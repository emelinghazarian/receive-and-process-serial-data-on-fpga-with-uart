==> flow/design.v <==
`timescale 1ns / 1ps
module DriveOkDetector(
	input Clk50M,
	input [7:0] RData,
	input DVPulse,
	output reg DTog  );
reg [2:0] State;
initial begin
	State <= 0;
	DTog <= 0;
end
always @(posedge Clk50M) begin
case(State)
	0:begin
		if(DVPulse) begin
			if(RData == 8'd111) begin  
				State <= 1;
			end
		end
	end
	1:begin
		if(DVPulse && (RData == 8'd107)) begin  
			State <= State+1;
		end
	end
	2:begin
		if(DVPulse && (RData == 8'd13)) begin  
			State <= State+1;
		end
	end
	3:begin
		DTog <= (~DTog);
		State <= 0;
	end
	default:begin
		State <= 0;
	end
endcase
end
endmodule
`timescale 1ns / 1ps
module InputFilter(
	input Clk,
	input DIn,
	output reg DOut
);
parameter bit_num = 2;
parameter count_m = 7;
reg [7:0] count;
initial begin
	count <= 0;
end
always @(posedge Clk) begin
	if(DIn==1) begin
		if(count < count_m) begin
			count <= count+8'd1;
		end
	end else if(DIn==0)begin
		if(count > 8'd2) begin 
			count <= count-8'd1;
		end
	end
	DOut <= count[bit_num];
end
endmodule
`timescale 1ns / 1ps
module SerialRecvEngine(
	input rx,
	input Clk,
	input [15:0] limit,
	output [7:0] data,
	output reg data_valid
);
wire [15:0] half_limit;
assign half_limit = (limit >> 1);
reg [9:0] buff; 
reg [3:0] state;
reg [15:0] count;
reg rx_pre_value;
reg half_limit_flag;
assign data[7:0] = buff[8:1];
initial begin
	data_valid <= 0;
	buff <= 0;
	state <= 0;
	count <= 1;
	rx_pre_value <= 1;
	half_limit_flag <= 0;
end
always @(posedge Clk) begin
	if(state == 0) begin
		if(rx_pre_value != rx) begin
			if(rx_pre_value && !rx) begin
				data_valid <= 0;
				buff <= 0;
				state <= 1;
				count <= 1;
				half_limit_flag <= 0;
			end
			rx_pre_value <= rx;
		end
	end else if(state == 10) begin
		if(rx_pre_value != rx) begin
			buff[state-1] <= rx;
			state <= state+1;
			rx_pre_value <= rx;
		end else if(count == half_limit) begin
			state <= state+1;
			end else begin
			count <= count+1;
		end
	end else if(state == 11) begin
		state <= 0;
		if(buff[9]) begin
			data_valid <= 1;
		end
	end else begin
		if(rx_pre_value != rx) begin
			if(!half_limit_flag) begin
				buff[state-1] <= rx;
			end else begin
				buff[state] <= rx;
				state <= state+1;
			end
			count <= 1;
			half_limit_flag <= 0;
			rx_pre_value <= rx;
		end else if(count == limit) begin
			count <= 1;
			half_limit_flag <= 0;
			buff[state] <= rx;
			state <= state+1;
		end else begin
			count <= count+1;
			if(count == half_limit) begin
				half_limit_flag <= 1;
			end
		end
	end
end
endmodule
`timescale 1ns / 1ps
module Copley_RS232_Rec(Clk50M, 
                        RX,   
                        DriveOk); 
    input Clk50M;
    input RX;
   output DriveOk;
   wire det_toggler;
   wire [7:0] SerData;
   wire SerDV;
   wire XLXN_140;
   wire [15:0] XLXN_141;
   assign XLXN_141 = 16'h01b2;
   InputFilter  XLXI_430 (.Clk(Clk50M), 
                         .DIn(RX), 
                         .DOut(XLXN_140));
   DriveOkDetector  XLXI_437 (.Clk50M(Clk50M), 
                             .DVPulse(SerDV), 
                             .RData(SerData[7:0]),  
                             .DTog(det_toggler) );   
   SerialRecvEngine  XLXI_443 (.Clk(Clk50M), 
                              .limit(XLXN_141[15:0]), 
                              .rx(XLXN_140), 
                              .data(SerData[7:0]),    
                              .data_valid(SerDV));   
   Trigdetector  XLXI_445  (.Clk(Clk50M),
                            .det_toggle(det_toggler),
							.led(DriveOk) );
endmodule
module Trigdetector(
	input Clk,
	input det_toggle,
	output led
);
reg pre_dtog;
reg led_state;
reg [7:0] count ;
initial begin	
	    count <= 0;
        led_state <= 0;
	end 
always @(posedge Clk) begin	
      if (pre_dtog==det_toggle) begin
        count <= count +1;
      end else begin
	  pre_dtog <= det_toggle;
      count <= 0;	  
    end
      if (count >= 50 ) begin
        led_state <= 0;  
      end else begin
        led_state <= 1;  
      end 
 end
  assign led = led_state;
endmodule
# == Step by step through the tools: Copley_RS232_Rec ==
# The steps from the RTL of Copley_RS232_Rec to its reports follow in flow order.
# Lines are those of the file above, counted from 1.
# Operators: Yosys type, input widths -> output width; for muxes data width and select width s.
# Cell names lack the library's common part.
# The mark -- stands for no value.
# setup
top,Copley_RS232_Rec
clock_port,Clk50M
lib,sky130hd
corner,tt_025C_1v80

# == After elaboration ==
# Source: Yosys, flattened and elaborated, memories not mapped. Widths are those after wreduce. Registers that Yosys merges into a memory's read port (data or address) are not register bits. Print and check cells do not count. Equal cells are merged and count once.
# classes
n_addsub,9
compare,3
equal,27
shift,4
muxes,53
n_logic,7
reduce_logical,19
# ops
operator,n
$mux 16,9
$mux 10,9
$mux 4,10
$shift 1x33->10,1
$shift 1x33->10 const A,1
$neg 32->33,1
$reduce_and 5->1,5
$mux 8,3
$and 10x10->10,2
$or 10x10->10,2
$not 10->10,2
$mux 1,17
$add 16x1->16 const B,1
$eq 16x8->1 const B,1
$eq 16x9->1 const B,1
$ne 2x1->1 const B,8
$add 8x1->8 const B,2
$eq 8x7->1 const B,2
$mux 3,4
$shift 1x5->10,1
$shift 1x5->10 const A,1
$ne 3x2->1 const B,3
$pmux 3 s3,1
$reduce_bool 2->1,4
$eq 4x4->1 const B,2
$sub 8x1->8 const B,1
$gt 8x2->1 const B,1
$lt 8x3->1 const B,1
# Not listed: further kinds 22, cells in them 26.
# word_totals
register_bits,56
input_bits,2
output_inout_bits,1
wordCells,135

# == Longest topological paths ==
# Depth = most cells in a row (Yosys ltp): at word level without a register or memory, in the mapped netlist without a sequential cell, where the memories' decode and read muxes count.
# depth
depth_word,11
abc_area,0
ltp_mapped,14
mapped_depth_nobuf,12

# == Synthesis result ==
# Yosys stat after the flow's synthesis: flattened, memories mapped to cells. It holds for the ABC_AREA given above (unset counts as 0); a run with the other value may have another netlist.
# synth_totals
stdcells,396
yosys_area_um2,3881.2
seqArea_um2,1551.5
ffs,55
n_buf,14
# by_type
cell_type,n,type_area_um2
edfxtp_1,45,1.35E+03
ha_1,31,387.872
nor2_1,54,202.694
dfxtp_1,10,200.192
xor2_1,15,131.376
xnor2_1,14,122.618
nand3_1,21,105.101
a21oi_1,17,85.082
nand2_1,21,78.826
o21ai_0,14,70.067
inv_1,18,67.565
nor3_1,13,65.062
a31oi_1,9,56.304
nand2b_1,7,43.792
mux2i_1,4,40.038
a211oi_1,5,37.536
buf_6,3,33.782
or3_1,5,31.28
# Other cell types: 53; their cells: 90.
# The figures by module come from a second, unflattened synthesis with its own total; it is not the netlist above.
# unflattened
hier_cells,429
hier_area_um2,4170.2
# Each row is one instance without its submodules.
# by_module
module,n_inst,n_cells,area_um2,mod_seq_area_um2
SerialRecvEngine,1,306,2865.2,960.9
InputFilter,1,53,601.8,260.2
Trigdetector,1,40,395.4,210.2
DriveOkDetector,1,28,300.3,120.1
Copley_RS232_Rec,1,2,7.5,0.0

# == Timing after synthesis ==
# Source: OpenSTA report_checks on the synthesized netlist (no wires, ideal clock, input and output delay 20% of the period each), path of least setup slack; recovery checks are left aside. Register names are those of the netlist, which keeps one name where synthesis merged equal registers.
# synth_path
path_kind,register to register
startpoint,reg XLXI_443.state[0]
endpoint,reg XLXI_443.buff[4]
period_ps,3920
setup_time_ps,256
t_first_pin_ps,0
arrival_ps,3100
required_time_ps,3664
path_slack_ps,564
path_delay_ps,3356
stages,14
path_buffers,2
period_less_setup_slack_ps,3356
# "path_delay_ps" is the arrival time less input delay plus setup time.
# "stages": output pins that drive a net of the path, with the launching flip-flop's if there is one; two outputs of one cell count as two.
# "period_less_setup_slack_ps" is the clock period less the worst setup slack; recovery checks do not enter. This is arithmetic on one report: input and output delays are still those of the set period (20% each).
# Between the ends stands the longest chain of elaborated cells between them, by number of cells; it is not shown to be the way that was timed. Of several equally long chains one is given.
# A line is the first line of the expression or statement that the cell stems from. Yosys adds cells for indexed reads and writes and turns some case tables into memories.
# At most two assigning lines are given for a register; there are more.
# Where a signal picks the word or bit written, the line may be left out of the assigning lines.
# The path ends at the data pin of a flip-flop with enable; ways to the enable are not counted.
# synth_via
cell_sequence,edfxtp_1 buf_2 inv_1 ha_1 or2_2 clkbuf_1 nor3_1 o21ai_0 ha_1 nor4b_1 and3_1 o2111ai_1 o2bb2ai_1 a22o_1
elab_chain_cells,11
cells_between,23
cone_classes,add/sub: 3; eq/ne: 2; shift: 4; mux: 7; logic: 6; reduce/logical: 1
# synth_rtl
item,line_no,rtl
start: declaration,77,reg [3:0] state;
start: assignment,105,state <= state+1;
start: assignment,108,state <= state+1;
$sub 4x1->5,120,buff[state-1] <= rx;
$neg 32->33,120,
$shift 1x33->10,120,
$not 10->10,120,
$and 10x10->10,120,
$or 10x10->10,120,
$mux 10,119,if(!half_limit_flag) begin
$mux 10,118,if(rx_pre_value != rx) begin
$mux 10,112,end else if(state == 11) begin
$mux 10,102,end else if(state == 10) begin
$mux 10,91,if(state == 0) begin
end: assignment,122,buff[state] <= rx;
end: assignment,131,buff[state] <= rx;
end: declaration,76,reg [9:0] buff;

# == Worst path after layout ==
# Path of least setup slack in the final report of entry A (OpenROAD, finished layout, wires in). Where an end is a register, its clock arrival counts in the times.
# The path's times are printed in steps of 10 ps; the period is the one set.
# layout_path
path_kind,register to register
startpoint,reg XLXI_443.state[0]
endpoint,reg XLXI_443.buff[4]
period_ps,4960
setup_time_ps,240
t_first_pin_ps,310
arrival_ps,4120
required_time_ps,5020
path_slack_ps,900
stages,12
path_buffers,0
# Between the ends stands the longest chain of elaborated cells between them, by number of cells; it is not shown to be the way that was timed. Of several equally long chains one is given.
# At most two assigning lines are given for a register; there are more.
# Where a signal picks the word or bit written, the line may be left out of the assigning lines.
# The path ends at the data pin of a flip-flop with enable; ways to the enable are not counted.
# layout_via
cell_sequence,edfxtp_1 inv_1 ha_1 nor2b_1 nand2b_1 inv_2 ha_1 nor4b_1 and3_1 o2111ai_1 o2bb2ai_1 a22o_1
elab_chain_cells,11
cells_between,23
cone_classes,add/sub: 3; eq/ne: 2; shift: 4; mux: 7; logic: 6; reduce/logical: 1
# layout_rtl
item,line_no,rtl
start: declaration,77,reg [3:0] state;
start: assignment,105,state <= state+1;
start: assignment,108,state <= state+1;
$sub 4x1->5,120,buff[state-1] <= rx;
$neg 32->33,120,
$shift 1x33->10,120,
$not 10->10,120,
$and 10x10->10,120,
$or 10x10->10,120,
$mux 10,119,if(!half_limit_flag) begin
$mux 10,118,if(rx_pre_value != rx) begin
$mux 10,112,end else if(state == 11) begin
$mux 10,102,end else if(state == 10) begin
$mux 10,91,if(state == 0) begin
end: assignment,122,buff[state] <= rx;
end: assignment,131,buff[state] <= rx;
end: declaration,76,reg [9:0] buff;

# 2 stored runs of Copley_RS232_Rec in the flow (synthesis by Yosys, layout by OpenROAD, sky130hd cells), in arbitrary order. Constraints: input delay and output delay 20% of the set period each, output load 0.01 pF.
# "achieved_clock_period_ps" is the run's clock period less its worst setup slack. It is reckoned from that one timing run; input and output delays stay at 20% of the period that was set.
# "worst_path_time_ps" means the part of the period allowed to the worst setup path (the constraints hold back 20% at inputs and 20% at outputs) less its slack; where the path has registers, the arrival times of their clocks count too.
# "worst_path_time_ps" is known to 10 ps.
# A setting shown as n/a is not set for that run.
item,entry A,entry B
period_ns,4.96,5.18
CORE_UTILIZATION,65,40
PLACE_DENSITY,0.49,n/a
CORE_ASPECT_RATIO,1.3,n/a
CELL_PAD_IN_SITES_DETAIL_PLACEMENT,0,n/a
ABC_AREA,0,n/a
GPL_ROUTABILITY_DRIVEN,1,n/a
CTS_CLUSTER_DIAMETER,355,n/a
CAP_MARGIN,25,20
SLEW_MARGIN,15,20
CORE_MARGIN,2,2
ws_setup_ps,904,861
ys_area_um2,3881.2,3881.2
layout_utilization_pct,68.5,43.7
design.die.area_um2,6610.4,10507.3
achieved_clock_period_ps,4056,4319
worst_path_time_ps,4060,4320
critical_path_kind,register to register,register to register
total_negative_slack_ps,0,0
